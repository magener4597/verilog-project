==> flow/design.v <==
`timescale 1ns / 1ps
module DAC_Controller(
    input [11:0] DAC_D,
    input clk,
    input trans,
    input reset_Async,
    output reg [27:0] DAC_in,
    output reg go_DAC
    );
    reg s;
    reg C0,C1;
    reg [2:0] state_next,state_reg;
    reg [2:0] S0 = 0, S1 = 1, S2 = 2, S3 = 3, S4 = 4, S5 = 5;
    always@(posedge clk)
    begin
        case({C0,C1})
            2'b11: s <= ~ s;
            2'b01: s <= 0;
            2'b10: s <= 1;
            2'b00: s <= s;
        endcase
    end
    always@*
    begin
        if(s)
            DAC_in = {4'd8,4'd0,12'd0,8'd1};
        else if(s == 0)
            DAC_in = {4'd3,4'd0,DAC_D,8'd0};
    end
    always@(posedge clk)
    begin
        state_reg <= state_next;
    end
    always@*
    begin
    state_next = state_reg;
        if(reset_Async)
        begin
            go_DAC = 0; C1 = 0; C0 = 0;
            state_next = S0;
        end
        case(state_reg)
            S0:
            begin
                go_DAC = 0; C1 = 0; C0 = 1;
                state_next = S1;
            end
            S1:
            begin
                go_DAC = 1; C1 = 0; C0 = 0;
                state_next = S2;
            end
            S2:
            begin
                if(trans)
                begin
                    go_DAC = 0; C1 = 0; C0 = 0;
                    state_next = S2;
                end
                else
                begin
                    go_DAC = 0; C1 = 1; C0 = 0;
                    state_next = S3;
                end
            end
            S3:
            begin
                go_DAC = 1; C1 = 0; C0 = 0;
                state_next = S4;
            end
            S4:
            begin
                if(trans)
                begin
                    go_DAC = 0; C1 = 0; C0 = 0;
                    state_next = S4;
                end
                else
                begin
                    go_DAC = 0; C1 = 0; C0 = 0;
                    state_next = S5;
                end
            end
            S5:
            begin
                go_DAC = 0; C1 = 0; C0 = 1;
                state_next = S3;
            end
            default:
            begin
                go_DAC = 0; C1 = 0; C0 = 0;
                state_next = S0;
            end
        endcase
    end
endmodule
; ---- From RTL to reports: DAC_Controller
; The steps from the RTL of DAC_Controller to its reports follow in flow order.
; Lines are those of the file above, counted from 1.
; Operators: Yosys type, input widths -> output width; for muxes data width and select width s.
; The mark - stands for no value.
[inputs]
top_module = DAC_Controller
clk_port = clk
lib = sky130hd
pvt_corner = tt_025C_1v80

; ---- Word-level counts
; Counts by Yosys on the flattened word-level netlist (proc, flatten, opt, wreduce; memories kept). Register bits leave out memories and registers merged into their read ports (data or address). Print and check cells are left out.
[word_totals]
reg_bits = 4
latch_bits = 0
ram_bits = 0
rom_bits = 0
clocked_rd_ports_x_width = 0
n_memories = 0
inputBits = 15
out_inout_bits = 29
wordCells = 38
[op_classes]
n_addsub = 0
multipliers = 0
div_mod_pow = 0
n_cmp = 0
n_eq = 8
n_shift = 0
mux = 23
logic = 1
reduce_logical = 3
[ops]
columns = cell, n
row1 = $mux 28, 1
row2 = $mux 1, 16
row3 = $mux 3, 3
row4 = $eq 3x2->1 const B, 2
row5 = $eq 3x3->1 const B, 2
row6 = $eq 2x2->1 const B, 2
row7 = $mux 2, 2
row8 = $eq 3x1->1 const B, 1
row9 = $logic_not 3->1, 1
row10 = $pmux 1 s3, 1
row11 = $eq 2x1->1 const B, 1
row12 = $logic_not 2->1, 1
row13 = $reduce_or 2->1, 1
row14 = $not 1->1, 1

; ---- Longest topological paths
; Depth = most cells in a row (Yosys ltp): at word level without a register or memory, in the mapped netlist without a sequential cell, where the memories' decode and read muxes count.
[depth]
depth_word = 9
ABC_AREA = 0
ltp_mapped = 5
ltp_nobuf = 5

; ---- Mapped cells and area
; Yosys stat after the flow's synthesis: flattened, memories mapped to cells. It holds for the ABC_AREA given above (unset counts as 0); a run with the other value may have another netlist.
; Totals and module areas in this step are rounded.
[by_type]
columns = type, n, area_total_um2
row1 = sky130_fd_sc_hd__buf_4, 15, 112.608
row2 = sky130_fd_sc_hd__nor2b_1, 12, 75.072
row3 = sky130_fd_sc_hd__dfxtp_1, 3, 60.058
row4 = sky130_fd_sc_hd__edfxtp_1, 1, 30.029
row5 = sky130_fd_sc_hd__ha_1, 2, 25.024
row6 = sky130_fd_sc_hd__mux2_2, 2, 22.522
row7 = sky130_fd_sc_hd__inv_1, 3, 11.261
row8 = sky130_fd_sc_hd__and2b_4, 1, 10.01
row9 = sky130_fd_sc_hd__a221oi_1, 1, 8.758
row10 = sky130_fd_sc_hd__a21o_1, 1, 7.507
row11 = sky130_fd_sc_hd__nor2_2, 1, 6.256
row12 = sky130_fd_sc_hd__or2_1, 1, 6.256
row13 = sky130_fd_sc_hd__or3_1, 1, 6.256
row14 = sky130_fd_sc_hd__buf_2, 1, 5.005
row15 = sky130_fd_sc_hd__nor3_1, 1, 5.005
row16 = sky130_fd_sc_hd__o21ai_0, 1, 5.005
row17 = sky130_fd_sc_hd__conb_1, 1, 3.754
row18 = sky130_fd_sc_hd__nand2_1, 1, 3.754
row19 = sky130_fd_sc_hd__nor2_1, 1, 3.754
[mapped]
cell_count = 50
area_um2 = 408
seq_area_um2 = 90.1
flip_flops = 4
buffers = 16

; ---- Path before layout
; Path of least setup slack by OpenSTA after synthesis, without wires, with an ideal clock, recovery checks aside; 20% of the period is set as input and as output delay. Where synthesis merged equal registers, the netlist keeps one of their names.
[synth_path]
kind = register to register
start = reg state_reg[2]
end = reg s
tclk_ns = 2.25
setup_time_ns = 0.260
launch_ns = 0.000
arrival_time_ns = 1.281
t_required_ns = 1.990
path_slack_ns = 0.709
path_delay_ns = 1.541
driving_pins = 6
path_buffers = 0
synth_period_reached_ns = 1.541
; "path_delay_ns" = arrival - input delay + setup time.
; "driving_pins" counts driving pins, that of a launching flip-flop among them; a cell with two outputs on the path counts twice.
; "synth_period_reached_ns" = period - worst setup slack (recovery checks aside). The figure is calculated, with input and output delays left at 20% of the set period.
; The rows between start and end are the longest chain of elaborated cells between them; the timing report does not say that the signal goes this way. Where chains are equally long, one stands for them.
; A line is the first line of the expression or statement that the cell stems from. Yosys adds cells for indexed reads and writes and turns some case tables into memories.
; A register here has more assigning lines than the two given.
; Ways into the end's enable are left out, as the timed path ends at the data pin.
[synth_via]
cell_sequence = sky130_fd_sc_hd__dfxtp_1 > sky130_fd_sc_hd__nor2_1 > sky130_fd_sc_hd__nand2_1 > sky130_fd_sc_hd__or2_1 > sky130_fd_sc_hd__ha_1 > sky130_fd_sc_hd__mux2_2
elab_chain_len = 9
cells_between = 19
lines_between = 2
classes_between = 8 x eq/ne; 10 x mux; 1 x reduce/logical
[synth_lines]
columns = item, line_no
row1 = from (decl), 12  ; reg [2:0] state_next,state_reg;
row2 = from (assign), 32  ; state_reg <= state_next;
row3 = $eq 3x3->1, 42  ; case(state_reg)
row4 = $mux 1 (6 in a row), 42
row5 = $eq 2x2->1, 16  ; case({C0,C1})
row6 = $pmux 1 s3, 16
row7 = to (assign), 17  ; 2'b11: s <= ~ s;
row8 = to (assign), 20  ; 2'b00: s <= s;
row9 = to (decl), 10  ; reg s;

; ---- Path in the finished layout
; Path of least setup slack in the final report of run 1 (OpenROAD, finished layout, wires in). Where an end is a register, its clock arrival counts in the times.
[layout_path]
kind = input to output
start = in DAC_D[7]
end = out DAC_in[15]
tclk_ns = 2.19
input_delay_ns = 0.44
out_delay_ns = 0.44
launch_ns = 0.44
arrival_time_ns = 1.57
t_required_ns = 1.75
path_slack_ns = 0.18
driving_pins = 3
path_buffers = 2
; The rows between start and end are the longest chain of elaborated cells between them; the timing report does not say that the signal goes this way. Where chains are equally long, one stands for them.
[layout_via]
cell_sequence = sky130_fd_sc_hd__clkdlybuf4s50_1 > sky130_fd_sc_hd__nor2b_1 > sky130_fd_sc_hd__clkdlybuf4s50_1
elab_chain_len = 1
cells_between = 1
lines_between = 1
classes_between = 1 x mux
[layout_lines]
columns = item, line_no
row1 = from (decl), 3  ; input [11:0] DAC_D,
row2 = $mux 28, -
row3 = to (decl), 7  ; output reg [27:0] DAC_in,

Hand-over note for DAC_Controller

Measured results for DAC_Controller: 2 stored runs of the Yosys and OpenROAD flow on sky130hd. The settings differ; the order carries no meaning. The constraints put input and output delay at 20% of the set period each and load the outputs with 0.01 pF.
"achieved_clock_period_ns" is the run's clock period less its worst setup slack. It is reckoned from that one timing run; input and output delays stay at 20% of the period that was set.
"power.total_w" is the tool's figure for a default switching activity; nothing was simulated.
The measured numbers are rounded.

# run 1
==> flow/run.sh <==
#!/bin/bash
# the make line also repeats the synthesis and layout settings of config.mk as NAME=value (left out here)
make -C /OpenROAD-flow-scripts/flow DESIGN_CONFIG=/design/flow/config.mk WORK_HOME=/design/flow/orfs CLKGATE_MAP_FILE= finish
==> flow/config.mk <==
export PLATFORM = sky130hd
export DESIGN_NAME = DAC_Controller
export DESIGN_NICKNAME = DAC_Controller
export VERILOG_FILES = /design/flow/design.v
export SDC_FILE = /design/flow/constraint.sdc
export NUM_CORES = 4
export LEC_CHECK = 0
export CAP_MARGIN = 20
export CORE_MARGIN = 2
export CORE_UTILIZATION = 40
export SLEW_MARGIN = 20
==> flow/constraint.sdc <==
create_clock -name core_clock -period 2.19 [get_ports {clk}]
set_input_delay 0.4380 -clock core_clock [delete_from_list [all_inputs] [get_ports {clk}]]
set_output_delay 0.4380 -clock core_clock [all_outputs]
set_load 0.01 [all_outputs]

==> run 1: results <==
total_negative_slack_ns=0.000
dieArea_um2=1290
power.total_w=0.000769
worst_setup_slack_ns=0.183
utilization_frac=0.713
timing.hold.ws_ns=0.544
synth_chip_area_um2=408
achieved_clock_period_ns=2.007

# run 2
==> flow/run.sh <==
#!/bin/bash
# the make line also repeats the synthesis and layout settings of config.mk as NAME=value (left out here)
make -C /OpenROAD-flow-scripts/flow DESIGN_CONFIG=/design/flow/config.mk WORK_HOME=/design/flow/orfs CLKGATE_MAP_FILE= finish
==> flow/config.mk <==
export PLATFORM = sky130hd
export DESIGN_NAME = DAC_Controller
export DESIGN_NICKNAME = DAC_Controller
export VERILOG_FILES = /design/flow/design.v
export SDC_FILE = /design/flow/constraint.sdc
export NUM_CORES = 4
export LEC_CHECK = 0
export ABC_AREA = 0
export CAP_MARGIN = 20
export CORE_MARGIN = 2
export CORE_UTILIZATION = 46
export CTS_CLUSTER_DIAMETER = 68
export CTS_CLUSTER_SIZE = 90
export GPL_TIMING_DRIVEN = 1
export PLACE_DENSITY_LB_ADDON = 0.03
export SLEW_MARGIN = 35
==> flow/constraint.sdc <==
create_clock -name core_clock -period 1.65 [get_ports {clk}]
set_input_delay 0.3300 -clock core_clock [delete_from_list [all_inputs] [get_ports {clk}]]
set_output_delay 0.3300 -clock core_clock [all_outputs]
set_load 0.01 [all_outputs]

==> run 2: results <==
outcome="no results, floorplanning failed with PDN-0185"

End of note.
