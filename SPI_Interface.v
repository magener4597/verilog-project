==> flow/design.v <==
`timescale 1ns / 1ps
module SPI_Interface(
    input clk,
    input go_DAC,
    input [27:0] DAC_in,
    input reset_Async,
    output reg trans,
    output reg SPI_MOSI,
    output reg DAC_CS,
    output reg SPI_SCK
    );
    reg C0,C1,C2,C3,C4;
    wire Z;
    reg [4:0] count;
    reg [31:0] register;
    reg [2:0] state_reg, state_next;
    localparam [2:0] S0 = 0, S1 = 1, S2 = 2, S3 = 3, S4 = 4;
    always@(posedge clk)
    begin
        if(C2)
            count <= 31;
        else if(C4)
            count <= count - 1;
    end
    assign Z = (count == 0);
    always@(posedge clk)
    begin
        case({C0,C1})
            2'b11: SPI_SCK <= ~ SPI_SCK;
            2'b01: SPI_SCK <= 0;
            2'b10: SPI_SCK <= 1;
            2'b00: SPI_SCK <= SPI_SCK;
        endcase
    end
    always@(posedge clk)
    begin
        case({C2,C3})
            2'b11: trans <= ~ trans;
            2'b01: trans <= 0;
            2'b10: trans <= 1;
            2'b00: trans <= trans;
        endcase
    end
    always@(trans)
    DAC_CS = ~trans;
    always@(posedge clk)
    begin
        if(C2)
            register <= {4'b0,DAC_in};
        else if(C4)
            register <= register << 1;
    end
    always@(register)
    SPI_MOSI = register[31];
    always@(posedge clk)
    begin
        state_reg <= state_next;
    end
    always@*
    begin
        state_next = state_reg;
        if(reset_Async)
        begin
            C4 = 0; C3 = 0; C2 = 0; C1 = 0; C0 = 0;
            state_next = S0;
        end
        case(state_reg)
            S0:
            begin
                if(go_DAC)
                begin
                    C4 = 0; C3 = 0; C2 = 1; C1 = 1; C0 = 0;
                    state_next = S1;
                end
                else
                begin
                    C4 = 0; C3 = 0; C2 = 0; C1 = 1; C0 = 0;
                    state_next = S0;
                end
            end
            S1:
            begin
                C4 = 0; C3 = 0; C2 = 0; C1 = 0; C0 = 1;
                state_next = S2;
            end
            S2:
            begin
                if(Z)
                begin
                    C4 = 0; C3 = 0; C2 = 0; C1 = 1; C0 = 0;
                    state_next = S4;
                end
                else
                begin
                    C4 = 0; C3 = 0; C2 = 0; C1 = 1; C0 = 0;
                    state_next = S3;
                end
            end
            S3:
            begin
                C4 = 1; C3 = 0; C2 = 0; C1 = 0; C0 = 1;
                state_next = S2;
            end
            S4:
            begin
                C4 = 0; C3 = 1; C2 = 0; C1 = 1; C0 = 0;
                state_next = S0;
            end
            default:
            begin
                C4 = 0; C3 = 0; C2 = 0; C1 = 0; C0 = 0;
                state_next = S0;
            end
        endcase
    end
endmodule
-- Step by step through the tools: SPI_Interface
What the tools print for SPI_Interface, step after step.
Line numbers count from 1 in the design file above.
Operators: Yosys type, input widths -> output width; for muxes data width and select width s.
Cell names lack the library's common part.
A cell with n/a has no value.
- design top: SPI_Interface
- clock input: clk
- cell library: sky130hd
- library corner: tt_025C_1v80

-- Elaborated design
Yosys after proc, flatten, opt, wreduce and memory -nomap, before mapping. Memory bits, and registers merged into a memory's read port (data or address), are not among the register bits. Print and check cells are not counted.
- noted cells after elaboration: 39
- output and inout port bits: 4
- bits of input ports at 31
- noted flip-flop bits (word level): 42
- noted reductions and logical operators: 7
- noted add/sub/neg operators: 1
- muxes and demuxes: 13
- bitwise gates (word level): 2
- equality and inequality tests at 10
- operator list (cell ; number):
    $mux 28 ; 2
    $pmux 3 s3 ; 1
    $eq 2x2->1 const B ; 4
    $mux 1 ; 7
    $eq 3x2->1 const B ; 2
    $pmux 1 s3 ; 2
    $sub 5x1->5 const B ; 1
    $logic_not 5->1 ; 1
    $eq 2x1->1 const B ; 2
    $logic_not 2->1 ; 2
    $eq 3x1->1 const B ; 1
    $eq 3x3->1 const B ; 1
    $logic_not 3->1 ; 1
    $reduce_or 3->1 ; 1
    $mux 3 ; 1
    $not 1->1 ; 2
    $reduce_bool 2->1 ; 1
    $reduce_or 2->1 ; 1

-- Longest topological paths
Yosys ltp: most cells in a row. Word level: on the elaborated netlist, between registers, memories and ports. Mapped: between sequential cells and ports; inverters and the memories' decode and read muxes count.
- depth in word-level cells at 5
- ABC_AREA at 0
- mapped depth: 5
- noted mapped depth without buffers: 5

-- After synthesis
The flow's flattened synthesis, as Yosys stat reports it; memories are mapped. The netlist is that of the ABC_AREA named above (0 if unset); the other value can give another one.
- noted standard cells after synthesis: 116
- noted sequential part of the area: 1141.1 sq um
- chip area (Yosys): 1781.7 sq um
- flip-flop cells at 42
- buffer cells: 5
- cell types (cell ; number ; area in all (sq um)):
    edfxtp_1 ; 30 ; 900.864
    mux2_2 ; 26 ; 292.781
    dfxtp_1 ; 12 ; 240.23
    buf_6 ; 4 ; 45.043
    a22o_1 ; 4 ; 35.034
    ha_1 ; 2 ; 25.024
    nor4b_4 ; 1 ; 23.773
    nor2_1 ; 6 ; 22.522
    mux2i_1 ; 2 ; 20.019
    inv_1 ; 5 ; 18.768
    a21oi_1 ; 3 ; 15.014
    a22oi_1 ; 2 ; 15.014
    mux2_1 ; 1 ; 11.261
    nand2_1 ; 3 ; 11.261
    nor3_1 ; 2 ; 10.01
    or4b_2 ; 1 ; 10.01
    a31o_2 ; 1 ; 8.758
    and3b_1 ; 1 ; 8.758
Not listed: further types 10, cells in them 10.

-- Timing after synthesis
OpenSTA on the mapped netlist: ideal clock, no wires. The path of least setup slack (recovery checks aside). Input and output delay are each 20% of the period. Register names are those of the netlist, which keeps one name where synthesis merged equal registers.
- kind: input port to flip-flop
- start point: in go_DAC
- end point: reg register[0]
- noted launch time at the first pin: 0.762 ns
- data required time: 3.427 ns
- noted buffers on the path: 0
- noted stages: 3
- noted setup slack: 1.501 ns
- arrival time: 1.927 ns
- external input delay at 0.762 ns
- path delay: 1.548 ns
- clock period: 3.81 ns
- setup time: 0.383 ns
- period reached after synthesis: 2.309 ns
"path delay" is the arrival time less input delay plus setup time.
"stages": output pins that drive a net of the path, with the launching flip-flop's if there is one; two outputs of one cell count as two.
"period reached after synthesis" = period - worst setup slack (recovery checks aside). The figure is calculated, with input and output delays left at 20% of the set period.
Between the ends stands the longest chain of elaborated cells between them, by number of cells; it is not shown to be the way that was timed. Of several equally long chains one is given.
Each line given opens the expression or statement behind the cell; cells for indexed reads and writes are added by Yosys, which also makes memories of some case tables.
The path ends at the enable pin of a flip-flop; only ways to that pin are counted.
- cells stage by stage: nor4b_4 -> nor2_1 -> inv_1
- cells in the longest elaborated chain: 3
- elaborated cells on any way between the ends: 3
- noted source lines of those cells: 2
- those cells by class: 2 x mux; 1 x reduce/logical
- ends and longest elaborated chain, post-synthesis (element ; RTL line ; text):
    start: declaration ; 4 ; input go_DAC,
    $mux 1 ; 70 ; if(go_DAC)
    $mux 1 ; 67 ; case(state_reg)
    $reduce_bool 2->1 ; n/a ;
    end: assignment ; 49 ; register <= {4'b0,DAC_in};
    end: assignment ; 51 ; register <= register << 1;
    end: declaration ; 15 ; reg [31:0] register;

-- Timing after layout
From the final timing report of stored run 1: the path of least setup slack in the routed layout; clock arrival at registers is part of the times.
- kind: input port to flip-flop
- start point: in go_DAC
- end point: reg register[1]
- noted setup slack: 0.55 ns
- noted launch time at the first pin: 0.48 ns
- noted buffers on the path: 2
- arrival time: 1.94 ns
- clock period: 2.39 ns
- noted stages: 4
- external input delay at 0.48 ns
- setup time: 0.24 ns
- data required time: 2.49 ns
Between the ends stands the longest chain of elaborated cells between them, by number of cells; it is not shown to be the way that was timed. Of several equally long chains one is given.
Ways into the end's enable are left out, as the timed path ends at the data pin.
- cells stage by stage: clkdlybuf4s50_1 -> nor4b_4 -> buf_4 -> mux2_2
- cells in the longest elaborated chain: 3
- elaborated cells on any way between the ends: 3
- noted source lines of those cells: 3
- those cells by class: 3 x mux
- ends and longest elaborated chain, after layout (element ; RTL line ; text):
    start: declaration ; 4 ; input go_DAC,
    $mux 1 ; 70 ; if(go_DAC)
    $mux 1 ; 67 ; case(state_reg)
    $mux 28 ; 48 ; if(C2)
    end: assignment ; 49 ; register <= {4'b0,DAC_in};
    end: assignment ; 51 ; register <= register << 1;
    end: declaration ; 15 ; reg [31:0] register;

--- measured runs ---
Flow measurements of SPI_Interface on sky130hd: 2 stored runs with different settings, listed in no order. Input and output delays are each 20% of the period that was set; the output load is 0.01 pF.
By "period achieved" is meant the clock period of the run minus its worst setup slack. This is arithmetic on one report: input and output delays are still those of the set period (20% each).
"time of the worst setup path": the worst setup path's part of the clock period (all of it between registers, 20% less for each end at a port) less its slack. A launch clock that arrives late makes it longer, a capture clock that arrives late makes it shorter.
"total power after layout" rests on the timing tool's default activity at the inputs, not on a simulated workload.

Stored run 1

==> flow/run.sh <==
#!/bin/bash
# the make line also repeats the synthesis and layout settings of config.mk as NAME=value (left out here)
make -C /OpenROAD-flow-scripts/flow DESIGN_CONFIG=/design/flow/config.mk WORK_HOME=/design/flow/orfs CLKGATE_MAP_FILE= finish
==> flow/config.mk <==
export PLATFORM = sky130hd
export DESIGN_NAME = SPI_Interface
export DESIGN_NICKNAME = SPI_Interface
export VERILOG_FILES = /design/flow/design.v
export SDC_FILE = /design/flow/constraint.sdc
export NUM_CORES = 4
export LEC_CHECK = 0
export CAP_MARGIN = 20
export CELL_PAD_IN_SITES_DETAIL_PLACEMENT = 1
export CELL_PAD_IN_SITES_GLOBAL_PLACEMENT = 1
export CORE_MARGIN = 2
export CORE_UTILIZATION = 49
export PLACE_DENSITY_LB_ADDON = 0.08
export SETUP_SLACK_MARGIN = 0.5
export SLEW_MARGIN = 20
export TNS_END_PERCENT = 55
==> flow/constraint.sdc <==
create_clock -name core_clock -period 2.39 [get_ports {clk}]
set_input_delay 0.4780 -clock core_clock [delete_from_list [all_inputs] [get_ports {clk}]]
set_output_delay 0.4780 -clock core_clock [all_outputs]
set_load 0.01 [all_outputs]

Measured in stored run 1:
- post-synthesis cell area: 1781.7 sq um
- area of the die: 4134.5 sq um
- standard-cell area after layout at 2290.9 sq um
- utilization of the finished layout at 0.671
- worst setup slack after layout at 0.554 ns
- noted the setup TNS: 0.000 ns
- smallest hold slack at 0.476 ns
- noted the total power after layout: 2.583 mW
- noted the period achieved: 1.836 ns
- time of the worst setup path: 1.36 ns
- worst setup path type: input port to flip-flop

Stored run 2

==> flow/run.sh <==
#!/bin/bash
# the make line also repeats the synthesis and layout settings of config.mk as NAME=value (left out here)
make -C /OpenROAD-flow-scripts/flow DESIGN_CONFIG=/design/flow/config.mk WORK_HOME=/design/flow/orfs CLKGATE_MAP_FILE= finish
==> flow/config.mk <==
export PLATFORM = sky130hd
export DESIGN_NAME = SPI_Interface
export DESIGN_NICKNAME = SPI_Interface
export VERILOG_FILES = /design/flow/design.v
export SDC_FILE = /design/flow/constraint.sdc
export NUM_CORES = 4
export LEC_CHECK = 0
export CAP_MARGIN = 20
export CELL_PAD_IN_SITES_DETAIL_PLACEMENT = 0
export CELL_PAD_IN_SITES_GLOBAL_PLACEMENT = 0
export CORE_MARGIN = 2
export CORE_UTILIZATION = 56
export CTS_CLUSTER_DIAMETER = 336
export CTS_CLUSTER_SIZE = 90
export PLACE_DENSITY_LB_ADDON = 0.08
export SLEW_MARGIN = 10
==> flow/constraint.sdc <==
create_clock -name core_clock -period 4.33 [get_ports {clk}]
set_input_delay 0.8660 -clock core_clock [delete_from_list [all_inputs] [get_ports {clk}]]
set_output_delay 0.8660 -clock core_clock [all_outputs]
set_load 0.01 [all_outputs]

Measured in stored run 2:
- post-synthesis cell area: 1781.7 sq um
- area of the die: 3648.8 sq um
- standard-cell area after layout at 2182.1 sq um
- utilization of the finished layout at 0.721
- worst setup slack after layout at 1.752 ns
- noted the setup TNS: 0.000 ns
- smallest hold slack at 0.477 ns
- noted the total power after layout: 1.352 mW
- noted the period achieved: 2.578 ns
- time of the worst setup path: 1.71 ns
- worst setup path type: input port to flip-flop
--- end ---
