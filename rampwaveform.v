==> flow/design.v <==
`timescale 1ns / 1ps
module rampwaveform(
    input clk,
    input [4:0] IV,
    output reg [11:0] DAC_D
    );
    reg [16:0] counter;
    initial counter = 0;
    always@(posedge clk)
    begin
        counter <= counter + IV;
        DAC_D <= counter[16:5];
    end
endmodule
Reports on rampwaveform
Tool output for the design above, in the order of the flow. Line numbers count from 1 in the design file above. The mark - stands for no value.

Top module: rampwaveform. Clock port: clk. Standard-cell library: sky130hd. Timing corner: tt_025C_1v80.

Word-level counts
Source: Yosys, flattened and elaborated, memories not mapped. Widths are those after wreduce; folded enables and synchronous resets count as part of the registers. Registers that Yosys merges into a memory's read port (data or address) are not register bits. Print and check cells do not count. Equal cells are merged and count once.

For elaborated cells the number is 3. The entry for output and inout bits reads 12. For bits in registers the number is 29.

For add/sub/neg operators the number is 1.

Operator list (count): adder 17 x 5 -> 17 bit (1).

Logic depth
Longest topological path by Yosys (ltp), each cell counted once; first at word level (registers and memories cut), then after technology mapping (sequential cells cut; the memories' decode and read muxes count).

The figure for depth after elaboration is 1. ABC_AREA: 0. Gate-level depth with buffers: 6. Under gate-level depth less buffers stands 6.

Mapped cells and area
Yosys stat after the flow's synthesis: flattened, memories mapped to cells. It holds for the ABC_AREA given above (unset counts as 0); a run with the other value may have another netlist.

Cell types: sky130_fd_sc_hd__dfxtp_1 (count 29, total area 580.557 um^2); sky130_fd_sc_hd__xnor2_1 (count 9, total area 78.826 um^2); sky130_fd_sc_hd__ha_1 (count 5, total area 62.56 um^2); sky130_fd_sc_hd__xor2_1 (count 6, total area 52.55 um^2); sky130_fd_sc_hd__a2111oi_4 (count 1, total area 27.526 um^2); sky130_fd_sc_hd__nand3_1 (count 5, total area 25.024 um^2); sky130_fd_sc_hd__fa_1 (count 1, total area 20.019 um^2); sky130_fd_sc_hd__and4_1 (count 2, total area 17.517 um^2); sky130_fd_sc_hd__a21o_1 (count 2, total area 15.014 um^2); sky130_fd_sc_hd__nand2_1 (count 4, total area 15.014 um^2); sky130_fd_sc_hd__and3_1 (count 2, total area 12.512 um^2); sky130_fd_sc_hd__nand4_1 (count 2, total area 12.512 um^2); sky130_fd_sc_hd__nor3b_2 (count 1, total area 12.512 um^2); sky130_fd_sc_hd__and3_4 (count 1, total area 11.261 um^2); sky130_fd_sc_hd__nor2_1 (count 3, total area 11.261 um^2); sky130_fd_sc_hd__a21oi_1 (count 2, total area 10.01 um^2); sky130_fd_sc_hd__a211oi_1 (count 1, total area 7.507 um^2); sky130_fd_sc_hd__and2_2 (count 1, total area 7.507 um^2).

Not listed: further types 5, cells in them 5.

Cell area after synthesis: 0.0010085 mm^2. For flip-flop cells the number is 29. For sequential part of the area the number is 0.0005806 mm^2. The entry for standard cells after synthesis reads 82. For buffers the number is 1.

Timing after synthesis
Path of least setup slack by OpenSTA after synthesis, without wires, with an ideal clock, recovery checks aside; 20% of the period is set as input and as output delay. Where synthesis merged equal registers, the netlist keeps one of their names.

Path kind: input -> register. From: in IV[4]. To: reg counter[13]. The entry for clock period reads 1840 ps. Under arrival time stands 1615 ps. The entry for data required time reads 1719 ps. For setup time the number is 121 ps. The figure for delay of the path is 1368 ps. For path slack the number is 104 ps. For driving pins on the path the number is 5. The figure for input delay is 368 ps. For synthesis period reached the number is 1736 ps.

"delay of the path" is the arrival time less input delay plus setup time. "driving pins on the path": output pins that drive a net of the path, with the launching flip-flop's if there is one; two outputs of one cell count as two. "synthesis period reached" is the clock period less the worst setup slack; recovery checks do not enter. This is arithmetic on one report: input and output delays are still those of the set period (20% each). The rows between start and end are the longest chain of elaborated cells between them; the timing report does not say that the signal goes this way. Where chains are equally long, one stands for them. Each line given opens the expression or statement behind the cell; cells for indexed reads and writes are added by Yosys, which also makes memories of some case tables.

Cell sequence: sky130_fd_sc_hd__ha_1 sky130_fd_sc_hd__and3_4 sky130_fd_sc_hd__a2111oi_4 sky130_fd_sc_hd__nor2_1 sky130_fd_sc_hd__xor2_1. Cells in the longest elaborated chain: 1. Elaborated cells on any way between the ends: 1. RTL lines with such cells: 1. Those cells by class: 1 x add/sub.

Ends and longest elaborated chain, after synthesis: start: declaration (line 4) `input [4:0] IV,`; adder 17 x 5 -> 17 bit (line 11) `counter <= counter + IV;`; end: assignment (line 11); end: declaration (line 7) `reg [16:0] counter;`.

Timing after layout
Path of least setup slack in the final report of entry B (OpenROAD, finished layout, wires in). Where an end is a register, its clock arrival counts in the times. The path's times are printed in steps of 10 ps; the period is the one set.

Path kind: register -> register. From: reg counter[0]. To: reg counter[10]. The entry for data required time reads 1630 ps. For setup time the number is 70 ps. For path slack the number is -230 ps. For driving pins on the path the number is 7. Under arrival time stands 1860 ps. The entry for clock period reads 1390 ps.

The rows between start and end are the longest chain of elaborated cells between them; the timing report does not say that the signal goes this way. Where chains are equally long, one stands for them.

Cell sequence: sky130_fd_sc_hd__dfxtp_2 sky130_fd_sc_hd__ha_4 sky130_fd_sc_hd__fa_2 sky130_fd_sc_hd__a211oi_2 sky130_fd_sc_hd__o21bai_4 sky130_fd_sc_hd__nand4_1 sky130_fd_sc_hd__xnor2_1. Cells in the longest elaborated chain: 1. Elaborated cells on any way between the ends: 1. RTL lines with such cells: 1. Those cells by class: 1 x add/sub.

Ends and longest elaborated chain, post-layout: start: declaration (line 7) `reg [16:0] counter;`; start: assignment (line 11) `counter <= counter + IV;`; adder 17 x 5 -> 17 bit (line 11); end: assignment (line 11); end: declaration (line 7).

Design rampwaveform on sky130hd. What follows are 2 stored runs of the flow, each under its own settings; their order means nothing. The constraints put input and output delay at 20% of the set period each and load the outputs with 0.01 pF. "clock period achieved" = clock period - worst setup slack. The figure is calculated, with input and output delays left at 20% of the set period. "worst path time" is the time allowed to the run's worst setup path (the clock period less input and output delay, where it has them) less its slack. Clock arrival times count: a late capture clock shortens it, a late launch clock lengthens it. "worst path time" is given in steps of 10 ps.

Entry A has these settings: period_ns 2.33; CORE_UTILIZATION 65; SETUP_SLACK_MARGIN 0.6; HOLD_SLACK_MARGIN 0.06; CORE_ASPECT_RATIO 0.95; CORE_MARGIN 9; TNS_END_PERCENT 50; GPL_TIMING_DRIVEN 0; CTS_CLUSTER_DIAMETER 72; CAP_MARGIN 20; SLEW_MARGIN 20. Outcome: no results, routing failed with DPL-0033.

Entry B has these settings: period_ns 1.39; CAP_MARGIN 20; CORE_MARGIN 2; CORE_UTILIZATION 40; SLEW_MARGIN 20. The lowest setup slack reads -229 ps. The cell area after synthesis is 0.0010085 mm^2. The clock period achieved stands at 1619 ps. The worst path time reads 1620 ps. Class of the worst setup path: register -> register. The die outline area is 0.0029387 mm^2. The standard-cell area after layout reads 0.0015177 mm^2. The post-route worst hold slack is 351 ps.
